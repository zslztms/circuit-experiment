==> flow/design.v <==
`timescale 1ns / 1ps
module week7_3(
input clk,
input rst,
output reg [3:0] d,
output reg [2:0] an
);
reg [3:0] s0;
reg [3:0] s1;
reg [3:0] s2;
reg [3:0] min;
reg [13:0] cnt;
reg [26:0] real_clk;
wire pulse_100hz = (cnt == 14'h1);
wire pulse_10hz = (real_clk == 27'b000101111101011110000100000);
always@(posedge clk)
begin
    real_clk <= real_clk + 17'b1;
    cnt <= cnt + 14'b1;
    if(rst)
    begin
        s0 <= 4;
        s1 <= 3;
        s2 <= 2;
        min <= 1;
    end
    if (pulse_100hz)
    begin
        an[1:0] <= an[1:0]+1;
    end
    if(pulse_10hz)
    begin
        real_clk <= 0;
        s0 <= s0 + 1;
        if(s0 >= 9)
        begin
            s0 <= 0;
            s1 <= s1+1;
        end
        if(s1 >= 9)
        begin 
            s1 <= 0;
            s2 <= s2+1;
        end
        if(s2 >= 5)
        begin 
            s2 <= 0;
            min <= min + 1;
        end
    end
    if(pulse_100hz)
    begin
        if(an == 3'b000)
        d <= s1;
        else if(an == 3'b001)
        d <= s2;
        else if(an == 3'b010)
        d <= min;
        else if(an == 3'b011)
        d <= s0;
    end
end
endmodule
### From RTL to reports: week7_3

Tool output for the design above, in the order of the flow.
Line numbers count from 1 in the design file above.
Library cell names are shortened.
Not given: --

| design | value |
|---|---|
| top | week7_3 |
| clock input | clk |
| library | sky130hd |
| library corner | tt_025C_1v80 |

### After elaboration

Source: Yosys, flattened and elaborated, memories not mapped. Widths are those after wreduce. Registers that Yosys merges into a memory's read port (data or address) are not register bits. Print and check cells do not count. Equal cells are merged and count once.

| word-level totals | value |
|---|---|
| register bits | 63 |
| latch bits | 0 |
| RAM bits | 0 |
| bits in read-only memories | 0 |
| word width x clocked read ports | 0 |
| memory cells | 0 |
| input port bits | 2 |
| output and inout port bits | 7 |
| word-level cells | 45 |

| cells by class | value |
|---|---|
| add/sub/neg operators | 7 |
| multipliers | 0 |
| divide/modulo/power cells | 0 |
| magnitude comparators | 3 |
| eq/ne operators | 5 |
| shift operators | 0 |
| multiplexer cells | 18 |
| bitwise logic cells | 0 |
| reduce/logical cells | 4 |

Operator list:

| cell | count |
|---|---|
| 2-to-1 mux 4 bit | 18 |
| adder 27 x 1 -> 27 bit (second input constant) | 1 |
| equality test 27 x 24 -> 1 bit (second input constant) | 1 |
| adder 4 x 1 -> 4 bit (second input constant) | 4 |
| adder 14 x 1 -> 14 bit (second input constant) | 1 |
| equality test 14 x 1 -> 1 bit (second input constant) | 1 |
| >= comparator 4 bit (second input constant) | 2 |
| equality test 3 x 2 -> 1 bit (second input constant) | 2 |
| >= comparator 4 x 3 -> 1 bit (second input constant) | 1 |
| nonzero test 4 bit | 1 |
| equality test 3 x 1 -> 1 bit (second input constant) | 1 |
| zero test 3 bit | 1 |
| adder 2 x 1 -> 2 bit (second input constant) | 1 |
| AND reduction 2 bit | 1 |
| nonzero test 2 bit | 1 |

### Longest topological paths

Depth = most cells in a row (Yosys ltp): at word level without a register or memory, in the mapped netlist without a sequential cell, where the memories' decode and read muxes count.

| depth | value |
|---|---|
| depth in word-level cells | 5 |
| ABC_AREA | 0 |
| mapped depth | 8 |
| depth with buffers taken out | 6 |

### Netlist

The flow's flattened synthesis, as Yosys stat reports it; memories are mapped. The netlist is that of the ABC_AREA named above (0 if unset); the other value can give another one.

Cells by type:

| type | count | area in all (µm²) |
|---|---|---|
| dfxtp_1 | 53 | 1.06E+03 |
| edfxtp_1 | 10 | 300.288 |
| ha_1 | 17 | 212.704 |
| xnor2_1 | 20 | 175.168 |
| nand3_1 | 22 | 110.106 |
| nand2_1 | 26 | 97.594 |
| xor2_1 | 10 | 87.584 |
| inv_1 | 22 | 82.579 |
| mux2i_1 | 8 | 80.077 |
| nor3_1 | 15 | 75.072 |
| nand4_1 | 10 | 62.56 |
| nor4_1 | 10 | 62.56 |
| o21ai_0 | 10 | 50.048 |
| nor2_1 | 12 | 45.043 |
| nor4b_1 | 5 | 43.792 |
| and3_1 | 6 | 37.536 |
| nand2b_1 | 6 | 37.536 |
| or4_1 | 5 | 37.536 |

Not listed: further types 38, cells in them 71.

| mapped netlist | value |
|---|---|
| cells in the netlist | 338 |
| cell area after synthesis | 3,214.3 µm² |
| area of sequential cells | 1,361.3 µm² |
| flip-flop cells | 63 |
| buffers | 10 |

### Worst setup path after synthesis

OpenSTA on the mapped netlist: ideal clock, no wires. The path of least setup slack (recovery checks aside). Input and output delay are each 20% of the period. Register names are those of the netlist, which keeps one name where synthesis merged equal registers.

| timing after synthesis | value |
|---|---|
| kind | register to register |
| start | reg real_clk[0] |
| end | reg s0[2] |
| period | 4.12 ns |
| setup time | 0.268 ns |
| launch time at the first pin | 0.000 ns |
| arrival time | 1.700 ns |
| required time | 3.852 ns |
| path slack | 2.152 ns |
| delay of the path | 1.968 ns |
| driving pins on the path | 9 |
| path buffers | 2 |
| synthesis period reached | 1.968 ns |

"delay of the path" is the arrival time less input delay plus setup time.
"driving pins on the path": output pins that drive a net of the path, with the launching flip-flop's if there is one; two outputs of one cell count as two.
"synthesis period reached" is the clock period less the worst setup slack; recovery checks do not enter. This is arithmetic on one report: input and output delays are still those of the set period (20% each).
The rows between start and end are the longest chain of elaborated cells between them; the timing report does not say that the signal goes this way. Where chains are equally long, one stands for them.
Each line given opens the expression or statement behind the cell; cells for indexed reads and writes are added by Yosys, which also makes memories of some case tables.
A register here has more assigning lines than the two given.
Ways into the end's enable are left out, as the timed path ends at the data pin.

| between the ends, after synthesis | value |
|---|---|
| cells stage by stage | dfxtp_1 inv_1 ha_1 nor4b_1 nand4_1 clkbuf_1 nor2_2 buf_2 o211ai_1 |
| cells in the longest elaborated chain | 2 |

Ends and longest elaborated chain, after synthesis:

| element | RTL line | RTL |
|---|---|---|
| start, declared | 13 | `reg [26:0] real_clk;` |
| start, assigned | 18 | `real_clk <= real_clk + 17'b1;` |
| start, assigned | 33 | `real_clk <= 0;` |
| equality test 27 x 24 -> 1 bit | 15 | `wire pulse_10hz = (real_clk == 27'b000101111101011110000100000);` |
| 2-to-1 mux 4 bit | 31 | `if(pulse_10hz)` |
| end, assigned | 34 | `s0 <= s0 + 1;` |
| end, assigned | 37 | `s0 <= 0;` |
| end, declared | 8 | `reg [3:0] s0;` |

### Path in the finished layout

Path of least setup slack in the final report of run 1 (OpenROAD, finished layout, wires in). Where an end is a register, its clock arrival counts in the times.

| timing after layout | value |
|---|---|
| kind | register to register |
| start | reg s1[1] |
| end | reg s2[0] |
| period | 1.97 ns |
| setup time | 0.10 ns |
| launch time at the first pin | 0.34 ns |
| arrival time | 2.04 ns |
| required time | 2.21 ns |
| path slack | 0.18 ns |
| driving pins on the path | 7 |
| path buffers | 0 |

The rows between start and end are the longest chain of elaborated cells between them; the timing report does not say that the signal goes this way. Where chains are equally long, one stands for them.
A register here has more assigning lines than the two given.

| between the ends, after layout | value |
|---|---|
| cells stage by stage | dfxtp_2 inv_2 ha_4 or3b_4 a221oi_4 o311ai_2 o41ai_1 |
| cells in the longest elaborated chain | 4 |

Ends and longest elaborated chain, after layout:

| element | RTL line | RTL |
|---|---|---|
| start, declared | 9 | `reg [3:0] s1;` |
| start, assigned | 23 | `s1 <= 3;` |
| start, assigned | 38 | `s1 <= s1+1;` |
| >= comparator 4 bit | 40 | `if(s1 >= 9)` |
| 2-to-1 mux 4 bit | 40 |  |
| 2-to-1 mux 4 bit | 45 | `if(s2 >= 5)` |
| 2-to-1 mux 4 bit | 31 | `if(pulse_10hz)` |
| end, assigned | 24 | `s2 <= 2;` |
| end, assigned | 43 | `s2 <= s2+1;` |
| end, declared | 10 | `reg [3:0] s2;` |

==> results <==
Stored flow runs of week7_3 (2 of them; Yosys, OpenROAD, sky130hd). They differ in their settings and are not a sequence. Constraints: input delay and output delay 20% of the set period each, output load 0.01 pF.
"clock period achieved": clock period set for the run, less the worst setup slack. It is reckoned from that one timing run; input and output delays stay at 20% of the period that was set.
"critical path time" = time allowed to the worst setup path (clock period - input delay - output delay, where it has them) - its slack; a late launch clock adds to it, a late capture clock takes from it.
"total power of the final layout": no workload was simulated; the value follows from the tool's default switching activity.
Among the settings, n/a means not set for that run.

| stored run | period_ns | CORE_UTILIZATION | SETUP_SLACK_MARGIN | PLACE_DENSITY_LB_ADDON | GPL_ROUTABILITY_DRIVEN | CTS_CLUSTER_DIAMETER | CAP_MARGIN | MAX_ROUTING_LAYER | CORE_MARGIN | SLEW_MARGIN | PLACE_DENSITY | CELL_PAD_IN_SITES_GLOBAL_PLACEMENT | TNS_END_PERCENT | ABC_AREA | CTS_CLUSTER_SIZE | critical path time (ns) | kind of the worst setup path | worst hold slack in the final report (ns) | post-synthesis cell area (µm²) | standard-cell area of the final layout (µm²) | setup slack of the worst path (ns) | total power of the final layout (mW) | clock period achieved (ns) | total die area (µm²) | setup TNS (ns) |
|---|---|---|---|---|---|---|---|---|---|---|---|---|---|---|---|---|---|---|---|---|---|---|---|---|---|
| run 1 | 1.97 | 30 | 0.32 | 0.13 | 0 | 167 | 15 | met5 | 2 | 20 | n/a | n/a | n/a | n/a | n/a | 1.79 | register to register | 0.441 | 3,214.3 | 4,648.2 | 0.176 | 2.720 | 1.794 | 11,558.4 | 0.000 |
| run 2 | 1.37 | 51 | 0.01 | n/a | n/a | n/a | 20 | n/a | 4 | 20 | 0.71 | 2 | 90 | 0 | 61 | 1.84 | register to register | 0.504 | 3,214.3 | 5,286.3 | -0.471 | 3.686 | 1.841 | 7,637.0 | -15.075 |
